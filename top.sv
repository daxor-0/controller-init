==> flow/design.v <==
module top (
    input  wire CLK100MHZ,    
    input  wire uart_rx,      
    output wire [4:0] LED     
);
    wire [7:0] rx_byte;
    wire       rx_done;
    uart_rx #(
        .CLKS_PER_BIT(868)    
    ) uart_rx_inst (
        .clk   (CLK100MHZ),
        .rx    (uart_rx),
        .rx_dv (rx_done),
        .rx_byte(rx_byte)
    );
    logic [7:0] buttons = 8'd0;
    always_ff @(posedge CLK100MHZ) begin
        if (rx_done) begin
            buttons <= rx_byte;
        end
    end
    assign LED[0] = buttons[0];    
    assign LED[1] = buttons[1];    
    assign LED[2] = buttons[2];    
    assign LED[3] = buttons[3];    
    assign LED[4] = buttons[4];    
endmodule
module uart_rx #(
    parameter int CLKS_PER_BIT = 868
) (
    input  wire       clk,
    input  wire       rx,
    output reg        rx_dv,
    output reg  [7:0] rx_byte
);
  typedef enum logic [2:0] {
    S_IDLE,
    S_START,
    S_DATA,
    S_STOP
  } state_t;
  state_t       state = S_IDLE;
  logic   [9:0] clk_cnt = '0;
  logic   [2:0] bit_idx = '0;
  logic   [7:0] byte_reg = '0;
  logic rx_sync_1 = 1'b1, rx_sync_2 = 1'b1;
  always_ff @(posedge clk) begin
    rx_sync_1 <= rx;
    rx_sync_2 <= rx_sync_1;
  end
  always_ff @(posedge clk) begin
    rx_dv <= 1'b0;
    unique case (state)
      S_IDLE: begin   
        clk_cnt <= '0;
        bit_idx <= '0;
        if (rx_sync_2 == 1'b0)   
          state <= S_START;
      end
      S_START: begin   
        if (clk_cnt == (CLKS_PER_BIT - 1) / 2) begin
          if (rx_sync_2 == 1'b0) begin
            clk_cnt <= '0;
            state   <= S_DATA;
          end else begin
            state <= S_IDLE;   
          end
        end else begin
          clk_cnt <= clk_cnt + 1;
        end
      end
      S_DATA: begin   
        if (clk_cnt < CLKS_PER_BIT - 1) begin
          clk_cnt <= clk_cnt + 1;
        end else begin
          clk_cnt           <= '0;
          byte_reg[bit_idx] <= rx_sync_2;
          if (bit_idx < 3'd7) bit_idx <= bit_idx + 1;
          else begin
            bit_idx <= '0;
            state   <= S_STOP;
          end
        end
      end
      S_STOP: begin   
        if (clk_cnt < CLKS_PER_BIT - 1) begin
          clk_cnt <= clk_cnt + 1;
        end else begin
          clk_cnt <= '0;
          rx_byte <= byte_reg;
          rx_dv   <= 1'b1;
          state   <= S_IDLE;
        end
      end
    endcase
  end
endmodule
Reports on top
Tool output for the design above, in the order of the flow.
Lines are those of the file above, counted from 1.
Cell names lack the library's common part.
The mark -- stands for no value.

set-up
  design top = top
  clock port = CLK100MHZ
  standard-cell library = sky130hd
  library corner = tt_025C_1v80

Elaborated design
Counts by Yosys on the flattened word-level netlist (proc, flatten, opt, wreduce; memories kept). Register bits leave out memories and registers merged into their read ports (data or address). Print and check cells are left out. Cells with the same type and inputs are merged into one.

bit counts
  register bits = 37
  input bits = 2
  output and inout port bits = 5

cells by class
  add/subtract/negate cells = 3
  magnitude comparators = 2
  equality and inequality tests = 10
  shifts and indexed selects = 2
  mux-type cells = 17
  bitwise logic cells = 5
  reductions and logical operators = 10

operators with widths
  cell                                                                     number
  10-bit parallel mux with 3-bit select                                    1
  10-bit two-way mux                                                       3
  3-bit two-way mux                                                        7
  8-bit two-way mux                                                        2
  3-bit parallel mux with 4-bit select                                     1
  10-bit by 1-bit adder with 10-bit output (second input constant)         1
  10-bit < comparator (second input constant)                              1
  10-bit by 9-bit equality test with 1-bit output (second input constant)  1
  1-bit by 4-bit variable shift with 8-bit output                          1
  1-bit by 4-bit variable shift with 8-bit output (first input constant)   1
  2-bit != test (second input constant)                                    4
  2-bit AND reduction                                                      4
  8-bit bitwise AND                                                        1
  8-bit OR                                                                 1
  8-bit inverter                                                           1
  3-bit by 2-bit equality test with 1-bit output (second input constant)   2
  6-bit AND reduction                                                      1
  3-bit parallel mux with 2-bit select                                     1
  3-bit negator with 4-bit output                                          1
  4-bit nonzero test                                                       1
  3-bit by 1-bit adder with 3-bit output (second input constant)           1
  3-bit by 1-bit equality test with 1-bit output (second input constant)   1
  3-bit < comparator (second input constant)                               1
  3-bit != test (second input constant)                                    1
  3-bit zero test                                                          1
  3-bit OR reduction                                                       1
  1-bit inverter                                                           2
  2-bit by 1-bit != test with 1-bit output (second input constant)         1

Not listed: further kinds 4, cells in them 4.

Logic depth
Yosys ltp: most cells in a row. Word level: on the elaborated netlist, between registers, memories and ports. Mapped: between sequential cells and ports; inverters and the memories' decode and read muxes count.

depth
  depth in word-level cells = 7
  ABC_AREA = 0
  gate-level depth with buffers = 7
  gate-level depth less buffers = 6

Mapped cells and area
Yosys stat after the flow's synthesis: flattened, memories mapped to cells. It holds for the ABC_AREA given above (unset counts as 0); a run with the other value may have another netlist.
Totals and module areas in this step are rounded.

cell types
  type      number
  edfxtp_1  30
  xnor2_1   8
  nor2_1    17
  ha_1      5
  dfxtp_1   3
  nand2_1   13
  nor3_1    7
  mux2_2    3
  inv_1     7
  nand3_1   5
  nor4_1    3
  xor2_1    2
  a21oi_1   3
  mux2_4    1
  o21ai_0   3
  a22oi_2   1
  o22ai_2   1
  or4_4     1

Other cell types: 7; their cells: 7.

mapped netlist
  standard cells after synthesis = 120
  cell area after synthesis = 1,490 um^2
  flip-flops = 33
  buffer cells = 2

The figures by module come from a second, unflattened synthesis with its own total; it is not the netlist above.

second synthesis, totals
  cell total of the unflattened synthesis = 139
  area (unflattened synthesis) = 1,750 um^2

Each row is one instance without its submodules.

by module
  module                      times used  cells  area (um^2)  sequential area (um^2)
  uart_rx (CLKS_PER_BIT=868)  1           134    1,600        991
  top                         1           5      150          150

Timing after synthesis
Source: OpenSTA report_checks on the synthesized netlist (no wires, ideal clock, input and output delay 20% of the period each), path of least setup slack; recovery checks are left aside. Register names are those of the netlist, which keeps one name where synthesis merged equal registers.

path post-synthesis
  kind = reg2reg
  start = reg uart_rx_inst.clk_cnt[1]
  end = reg uart_rx_inst.state[0]
  period = 3.53 ns
  library setup time = 0.304 ns
  arrival time = 1.834 ns
  data required time = 3.226 ns
  setup slack = 1.392 ns
  path delay = 2.138 ns
  stages on the path = 7
  buffers on the path = 0
  period reached after synthesis = 2.138 ns

"path delay" = arrival - input delay + setup time.
"stages on the path": output pins that drive a net of the path, with the launching flip-flop's if there is one; two outputs of one cell count as two.
"period reached after synthesis" = period - worst setup slack (recovery checks aside). The figure is calculated, with input and output delays left at 20% of the set period.
The rows between start and end are the longest chain of elaborated cells between them; the timing report does not say that the signal goes this way. Where chains are equally long, one stands for them.
A line is the first line of the expression or statement that the cell stems from. Yosys adds cells for indexed reads and writes and turns some case tables into memories.
A register here has more assigning lines than the two given.
The path ends at the enable pin of a flip-flop; only ways to that pin are counted.

on the way, post-synthesis
  cell sequence = edfxtp_1 -> inv_1 -> ha_1 -> or4b_1 -> or4_4 -> mux2_4 -> o22ai_2
  cells in the longest elaborated chain = 3

RTL lines, path post-synthesis
  element              RTL line  RTL
  start, declared      43        logic   [9:0] clk_cnt = '0;
  start, assigned      69        clk_cnt <= clk_cnt + 1;
  start, assigned      74        clk_cnt <= clk_cnt + 1;
  10-bit < comparator  73        if (clk_cnt < CLKS_PER_BIT - 1) begin
  2-bit != test        --
  6-bit AND reduction  --
  end, assigned        66        state <= S_IDLE;
  end, assigned        81        state   <= S_STOP;
  end, declared        42        state_t       state = S_IDLE;

Timing after layout
From the final timing report of flow run 1: the path of least setup slack in the routed layout; clock arrival at registers is part of the times.

path after layout
  kind = reg2reg
  start = reg uart_rx_inst.clk_cnt[1]
  end = reg uart_rx_inst.clk_cnt[8]
  period = 2.65 ns
  library setup time = 0.39 ns
  arrival time = 2.21 ns
  data required time = 2.53 ns
  setup slack = 0.32 ns
  stages on the path = 7
  buffers on the path = 0

The rows between start and end are the longest chain of elaborated cells between them; the timing report does not say that the signal goes this way. Where chains are equally long, one stands for them.
A register here has more assigning lines than the two given.
The path ends at the enable pin of a flip-flop; only ways to that pin are counted.

on the way, after layout
  cell sequence = edfxtp_1 -> inv_1 -> ha_1 -> or4b_1 -> or4_4 -> inv_1 -> nand3_1
  cells in the longest elaborated chain = 3

RTL lines, path after layout
  element                                          RTL line  RTL
  start, declared                                  43        logic   [9:0] clk_cnt = '0;
  start, assigned                                  69        clk_cnt <= clk_cnt + 1;
  start, assigned                                  74        clk_cnt <= clk_cnt + 1;
  10-bit by 9-bit equality test with 1-bit output  61        if (clk_cnt == (CLKS_PER_BIT - 1) / 2) begin
  3-bit != test                                    --
  2-bit AND reduction                              --
  end, assigned                                    69
  end, assigned                                    74
  end, declared                                    43

Add stored flow runs of top

Record of 2 stored runs of the RTL-to-layout flow on top, platform sky130hd. The runs are unordered. Constraints: input delay and output delay 20% of the set period each, output load 0.01 pF.
"power" is the tool's figure for a default switching activity; nothing was simulated.
Values from the reports are rounded here.

Flow run 1
==> flow/run.sh <==
#!/bin/bash
# the make line also repeats the synthesis and layout settings of config.mk as NAME=value (left out here)
make -C /OpenROAD-flow-scripts/flow DESIGN_CONFIG=/design/flow/config.mk WORK_HOME=/design/flow/orfs CLKGATE_MAP_FILE= finish
==> flow/config.mk <==
export PLATFORM = sky130hd
export DESIGN_NAME = top
export DESIGN_NICKNAME = top
export VERILOG_FILES = /design/flow/design.v
export SDC_FILE = /design/flow/constraint.sdc
export NUM_CORES = 4
export LEC_CHECK = 0
export CAP_MARGIN = 20
export CORE_MARGIN = 2
export CORE_UTILIZATION = 22
export SLEW_MARGIN = 20
==> flow/constraint.sdc <==
create_clock -name core_clock -period 2.65 [get_ports {CLK100MHZ}]
set_input_delay 0.5300 -clock core_clock [delete_from_list [all_inputs] [get_ports {CLK100MHZ}]]
set_output_delay 0.5300 -clock core_clock [all_outputs]
set_load 0.01 [all_outputs]

==> results of flow run 1 <==
chip area after synthesis (Yosys): 1,490 um^2
die area: 7,470 um^2
standard-cell area of the final layout: 1,740 um^2
utilization: 0.26
worst setup slack after layout: 0.322 ns
worst hold slack: 0.331 ns
power: 941 µW

Flow run 2
==> flow/run.sh <==
#!/bin/bash
# the make line also repeats the synthesis and layout settings of config.mk as NAME=value (left out here)
make -C /OpenROAD-flow-scripts/flow DESIGN_CONFIG=/design/flow/config.mk WORK_HOME=/design/flow/orfs CLKGATE_MAP_FILE= finish
==> flow/config.mk <==
export PLATFORM = sky130hd
export DESIGN_NAME = top
export DESIGN_NICKNAME = top
export VERILOG_FILES = /design/flow/design.v
export SDC_FILE = /design/flow/constraint.sdc
export NUM_CORES = 4
export LEC_CHECK = 0
export CAP_MARGIN = 30
export CORE_MARGIN = 2
export CORE_UTILIZATION = 51
export GPL_ROUTABILITY_DRIVEN = 1
export GPL_TIMING_DRIVEN = 0
export PLACE_DENSITY = 0.48
export SETUP_SLACK_MARGIN = 0.21
export SLEW_MARGIN = 20
export TNS_END_PERCENT = 85
==> flow/constraint.sdc <==
create_clock -name core_clock -period 3.46 [get_ports {CLK100MHZ}]
set_input_delay 0.6920 -clock core_clock [delete_from_list [all_inputs] [get_ports {CLK100MHZ}]]
set_output_delay 0.6920 -clock core_clock [all_outputs]
set_load 0.01 [all_outputs]

==> results of flow run 2 <==
chip area after synthesis (Yosys): 1,490 um^2
die area: 3,380 um^2
standard-cell area of the final layout: 1,700 um^2
utilization: 0.61
worst setup slack after layout: 1.10 ns
worst hold slack: 0.342 ns
power: 797 µW
